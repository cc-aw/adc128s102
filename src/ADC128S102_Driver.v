==> flow/design.v <==
module ADC128S102_Driver (
    input       clk,
    input       rst_n,
    input [2:0] Addr,      
    input       Conv_go,   
    input       dout,      
    output reg [11:0] data,        
    output reg        conv_done,   
    output reg        cs_n,
    output reg        sclk,
    output reg        din          
);
    parameter CLOCK_FREQ = 50_000_000;   
    parameter SRCLK_FREQ = 12_500_000;   
    parameter MCNT_DIV = CLOCK_FREQ / (SRCLK_FREQ * 2) - 1;
    reg [29:0] div_cnt;
    reg [11:0] r_data;
    reg [ 2:0] r_Addr;
    reg        en;   
    always @(posedge clk or negedge rst_n) begin
        if (~rst_n) begin
            div_cnt <= 0;
        end
        else if (div_cnt == MCNT_DIV) begin
            div_cnt <= 0;
        end
        else begin
            div_cnt <= div_cnt + 1'd1;
        end
    end
    reg [5:0] count;
    always @(posedge clk or negedge rst_n) begin
        if (~rst_n) begin
            count <= 6'd0;
        end
        else if ((div_cnt == MCNT_DIV) && (en)) begin
            if (count == 6'd34) begin
                count <= 6'd0;
            end
            else begin
                count <= count + 1'd1;
            end
        end
    end
    always @(posedge clk or negedge rst_n) begin
        if (~rst_n) begin
            en <= 0;
        end
        else if (Conv_go) begin
            en <= 1;
        end
        else if ((count == 34) && (div_cnt == MCNT_DIV)) begin
            en <= 0;
        end
        else begin
            en <= en;
        end
    end
    always @(posedge clk or negedge rst_n) begin
        if (~rst_n) begin
            r_Addr <= 0;
        end
        else begin
            r_Addr <= Addr;
        end
    end
    always @(posedge clk or negedge rst_n) begin
        if (~rst_n) begin
            sclk      <= 0;
            conv_done <= 0;
            din       <= 0;
            r_data    <= 12'd0;
        end
        else if (div_cnt == MCNT_DIV) begin
            case (count)
                0: begin
                    sclk <= 1;
                    cs_n <= 1;
                end
                1: cs_n <= 0;
                2: sclk <= 0;
                3: sclk <= 1;
                4: sclk <= 0;
                5: sclk <= 1;
                6: begin
                    sclk <= 0;
                    din  <= r_Addr[2];
                end
                7: sclk <= 1;
                8: begin
                    sclk <= 0;
                    din  <= r_Addr[1];
                end
                9: sclk <= 1;
                10: begin
                    sclk <= 0;
                    din  <= r_Addr[0];
                end
                11: begin
                    sclk       <= 1;
                    r_data[11] <= dout;
                end
                12:      sclk <= 0;
                13: begin
                    sclk       <= 1;
                    r_data[10] <= dout;
                end
                14:      sclk <= 0;
                15: begin
                    sclk      <= 1;
                    r_data[9] <= dout;
                end
                16:      sclk <= 0;
                17: begin
                    sclk      <= 1;
                    r_data[8] <= dout;
                end
                18:      sclk <= 0;
                19: begin
                    sclk      <= 1;
                    r_data[7] <= dout;
                end
                20:      sclk <= 0;
                21: begin
                    sclk      <= 1;
                    r_data[6] <= dout;
                end
                22:      sclk <= 0;
                23: begin
                    sclk      <= 1;
                    r_data[5] <= dout;
                end
                24:      sclk <= 0;
                25: begin
                    sclk      <= 1;
                    r_data[4] <= dout;
                end
                26:      sclk <= 0;
                27: begin
                    sclk      <= 1;
                    r_data[3] <= dout;
                end
                28:      sclk <= 0;
                29: begin
                    sclk      <= 1;
                    r_data[2] <= dout;
                end
                30:      sclk <= 0;
                31: begin
                    sclk      <= 1;
                    r_data[1] <= dout;
                end
                32:      sclk <= 0;
                33: begin
                    sclk      <= 1;
                    r_data[0] <= dout;
                end
                34: begin
                    cs_n <= 1;
                end
                default: sclk <= 1;
            endcase
        end
    end
    always @(posedge clk or negedge rst_n) begin
        if (~rst_n) begin
            data      <= 0;
            conv_done <= 0;
        end
        else if ((count == 34) && (div_cnt == MCNT_DIV)) begin
            data      <= r_data;
            conv_done <= 1;
        end
        else begin
            data      <= 0;
            conv_done <= 0;
        end
    end
endmodule
Tool chain data of ADC128S102_Driver --
Tool output for the design above, in the order of the flow. Line numbers count from 1 in the design file above. Library cell names are shortened. Not given: --
Design: top module ADC128S102_Driver, clock clk, cell library sky130hd, corner tt_025C_1v80

Word level --
Yosys after proc, flatten, opt, wreduce and memory -nomap, before mapping. Memory bits, and registers merged into a memory's read port (data or address), are not among the register bits. Print and check cells are not counted. Equal cells are merged and count once.
Bit counts: cells after elaboration 86, memory cells 0, clocked read ports x word width 0, latch bits 0, output and inout port bits 16, input bits 7, bits in read-only memories 0, register bits after elaboration 67, memory bits (writable) 0
Cells by class: $lt $le $gt $ge 0, shift operators 0, div/mod/pow operators 0, equal/unequal tests 31, mux-type cells 8, reduce/logical cells 24, add/sub/neg operators 2, bitwise gates (word level) 1, multiply operators 0
Operators by type and width (count):
- 6-bit by 5-bit == test with 1-bit output with constant B | 16
- 6-bit by 4-bit == test with 1-bit output with constant B | 7
- 30-bit by 1-bit adder with 30-bit output with constant B | 1
- 30-bit by 1-bit == test with 1-bit output with constant B | 1
- 30-bit 2-to-1 mux | 1
- 2-bit AND reduction | 14
- 6-bit == test with constant B | 3
- 16-bit OR reduction | 1
- 6-bit by 3-bit == test with 1-bit output with constant B | 2
- 12-bit 2-to-1 mux | 1
- 6-bit by 1-bit adder with 6-bit output with constant B | 1
- 6-bit by 1-bit == test with 1-bit output with constant B | 1
- 6-bit by 2-bit == test with 1-bit output with constant B | 1
- 6-bit zero test | 1
- 6-bit 2-to-1 mux | 1
- 2-bit nonzero test | 2
- 2-bit OR reduction | 2
- 1-bit parallel mux with 2-bit select | 2
- 3-bit AND reduction | 1
- 3-bit nonzero test | 1
- 1-bit parallel mux with 3-bit select | 1
- 1-bit logical AND | 2
- 1-bit 2-to-1 mux | 2
- 1-bit NOT | 1

Logic depth --
Depth = most cells in a row (Yosys ltp): at word level without a register or memory, in the mapped netlist without a sequential cell, where the memories' decode and read muxes count.
Depth: word-level depth 4, ABC_AREA 0, mapped depth 8

Synthesis result --
Source: synth_stat.txt of the flow (Yosys; design flattened, memories mapped). It holds for the ABC_AREA given above (unset counts as 0); a run with the other value may have another netlist.
Cell types:
- dfrtp_1 | count 66, area in all 1.65E+03 um^2
- xnor2_1 | count 23, area in all 201.443 um^2
- and3_1 | count 21, area in all 131.376 um^2
- mux2_1 | count 11, area in all 123.869 um^2
- nand4_1 | count 18, area in all 112.608 um^2
- nand3_1 | count 21, area in all 105.101 um^2
- nand2_1 | count 21, area in all 78.826 um^2
- ha_1 | count 6, area in all 75.072 um^2
- xor2_1 | count 6, area in all 52.55 um^2
- nor2_1 | count 12, area in all 45.043 um^2
- nor2b_1 | count 7, area in all 43.792 um^2
- nor4_1 | count 7, area in all 43.792 um^2
- mux2_2 | count 3, area in all 33.782 um^2
- a21o_1 | count 4, area in all 30.029 um^2
- clkbuf_1 | count 8, area in all 30.029 um^2
- edfxtp_1 | count 1, area in all 30.029 um^2
- and4_1 | count 3, area in all 26.275 um^2
- nor4_2 | count 2, area in all 25.024 um^2
Other cell types: 20; their cells: 36.
Mapped netlist: flip-flops 67, buffer cells 14, mapped area 0.0030967 mm^2, cells in the netlist 276

Timing after synthesis --
Source: OpenSTA report_checks on the synthesized netlist (no wires, ideal clock, input and output delay 20% of the period each), path of least setup slack; recovery checks are left aside. Register names are those of the netlist, which keeps one name where synthesis merged equal registers.
Timing after synthesis: kind reg-to-reg, from register div_cnt[24], to register r_data[3], clock period 2130 ps, delay of the path 1741 ps, time at the first pin 0 ps, library setup time 127 ps, data required time 2003 ps, arrival time 1614 ps, stages on the path 7, setup slack 388 ps, period reached after synthesis 1742 ps
"delay of the path" = arrival - input delay + setup time. "stages on the path": output pins that drive a net of the path, with the launching flip-flop's if there is one; two outputs of one cell count as two. "period reached after synthesis" = period - worst setup slack (recovery checks aside). The figure is calculated, with input and output delays left at 20% of the set period. The rows between start and end are the longest chain of elaborated cells between them; the timing report does not say that the signal goes this way. Where chains are equally long, one stands for them. Each line given opens the expression or statement behind the cell; cells for indexed reads and writes are added by Yosys, which also makes memories of some case tables. At most two assigning lines are given for a register; there are more.
On the way, after synthesis: cell sequence dfrtp_1 nor4_2 nand2_1 nor3_4 buf_6 nand4_1 mux2_1, length of the longest elaborated chain 2, elaborated cells on any way between the ends 2, classes of those cells eq/ne: 1; reduce/logical: 1
RTL lines, path after synthesis:
- start: declaration | RTL line 16 | reg [29:0] div_cnt;
- start: assignment | RTL line 22 | div_cnt <= 0;
- start: assignment | RTL line 28 | div_cnt <= div_cnt + 1'd1;
- 30-bit by 1-bit == test with 1-bit output | RTL line 74 | else if (div_cnt == MCNT_DIV) begin
- 2-bit AND reduction
- end: assignment | RTL line 72 | r_data    <= 12'd0;
- end: assignment | RTL line 141 | r_data[3] <= dout;
- end: declaration | RTL line 17 | reg [11:0] r_data;

Timing after layout --
From the final timing report of record 1: the path of least setup slack in the routed layout; clock arrival at registers is part of the times. The path's times are printed in steps of 10 ps; the period is the one set.
Timing post-layout: kind reg-to-reg, from register div_cnt[28], to register r_data[11], arrival time 2110 ps, time at the first pin 340 ps, clock period 1900 ps, library setup time 110 ps, stages on the path 7, data required time 2130 ps, setup slack 20 ps
The rows between start and end are the longest chain of elaborated cells between them; the timing report does not say that the signal goes this way. Where chains are equally long, one stands for them. At most two assigning lines are given for a register; there are more.
On the way, post-layout: cell sequence dfrtp_1 nor4_2 nand2_1 nor3_4 buf_12 nand4_1 mux2_4, length of the longest elaborated chain 2, elaborated cells on any way between the ends 2, classes of those cells eq/ne: 1; reduce/logical: 1
RTL lines, path post-layout:
- start: declaration | RTL line 16 | reg [29:0] div_cnt;
- start: assignment | RTL line 22 | div_cnt <= 0;
- start: assignment | RTL line 28 | div_cnt <= div_cnt + 1'd1;
- 30-bit by 1-bit == test with 1-bit output | RTL line 74 | else if (div_cnt == MCNT_DIV) begin
- 2-bit AND reduction
- end: assignment | RTL line 72 | r_data    <= 12'd0;
- end: assignment | RTL line 101 | r_data[11] <= dout;
- end: declaration | RTL line 17 | reg [11:0] r_data;

Design ADC128S102_Driver on sky130hd. What follows are 2 stored runs of the flow, each under its own settings; their order means nothing. The constraints put input and output delay at 20% of the set period each and load the outputs with 0.01 pF.
"achieved clock period": clock period set for the run, less the worst setup slack. It is reckoned from that one timing run; input and output delays stay at 20% of the period that was set.
"worst setup path time" means the part of the period allowed to the worst setup path (the constraints hold back 20% at inputs and 20% at outputs) less its slack; where the path has registers, the arrival times of their clocks count too.
"power" is the tool's figure for a default switching activity; nothing was simulated.
"worst setup path time" is known to 10 ps.
[record 1] settings: period_ns=1.9, CORE_UTILIZATION=59, SETUP_SLACK_MARGIN=0.25, PLACE_DENSITY_LB_ADDON=0.27, CORE_ASPECT_RATIO=1.62, CORE_MARGIN=4, TNS_END_PERCENT=40, ABC_AREA=0, CTS_CLUSTER_SIZE=87, CAP_MARGIN=30, SLEW_MARGIN=20
[record 1] result: chip area after synthesis (Yosys) 0.0030967 mm^2, die area 0.0065056 mm^2, standard-cell area of the final layout 0.0041302 mm^2, utilization 81.3%, worst setup slack after layout 20 ps, total negative slack 0 ps, power 4349 µW, achieved clock period 1880 ps, worst setup path time 1880 ps, worst setup path kind reg-to-reg
[record 2] settings: period_ns=1.67, CORE_UTILIZATION=57, SETUP_SLACK_MARGIN=0.09, PLACE_DENSITY_LB_ADDON=0.26, CORE_ASPECT_RATIO=1.19, CORE_MARGIN=9, CELL_PAD_IN_SITES_GLOBAL_PLACEMENT=2, CELL_PAD_IN_SITES_DETAIL_PLACEMENT=0, TNS_END_PERCENT=50, GPL_TIMING_DRIVEN=0, GPL_ROUTABILITY_DRIVEN=0, CAP_MARGIN=15, MAX_ROUTING_LAYER=met5, SLEW_MARGIN=20
[record 2] result: did not finish, placement stopped with FLW-0024
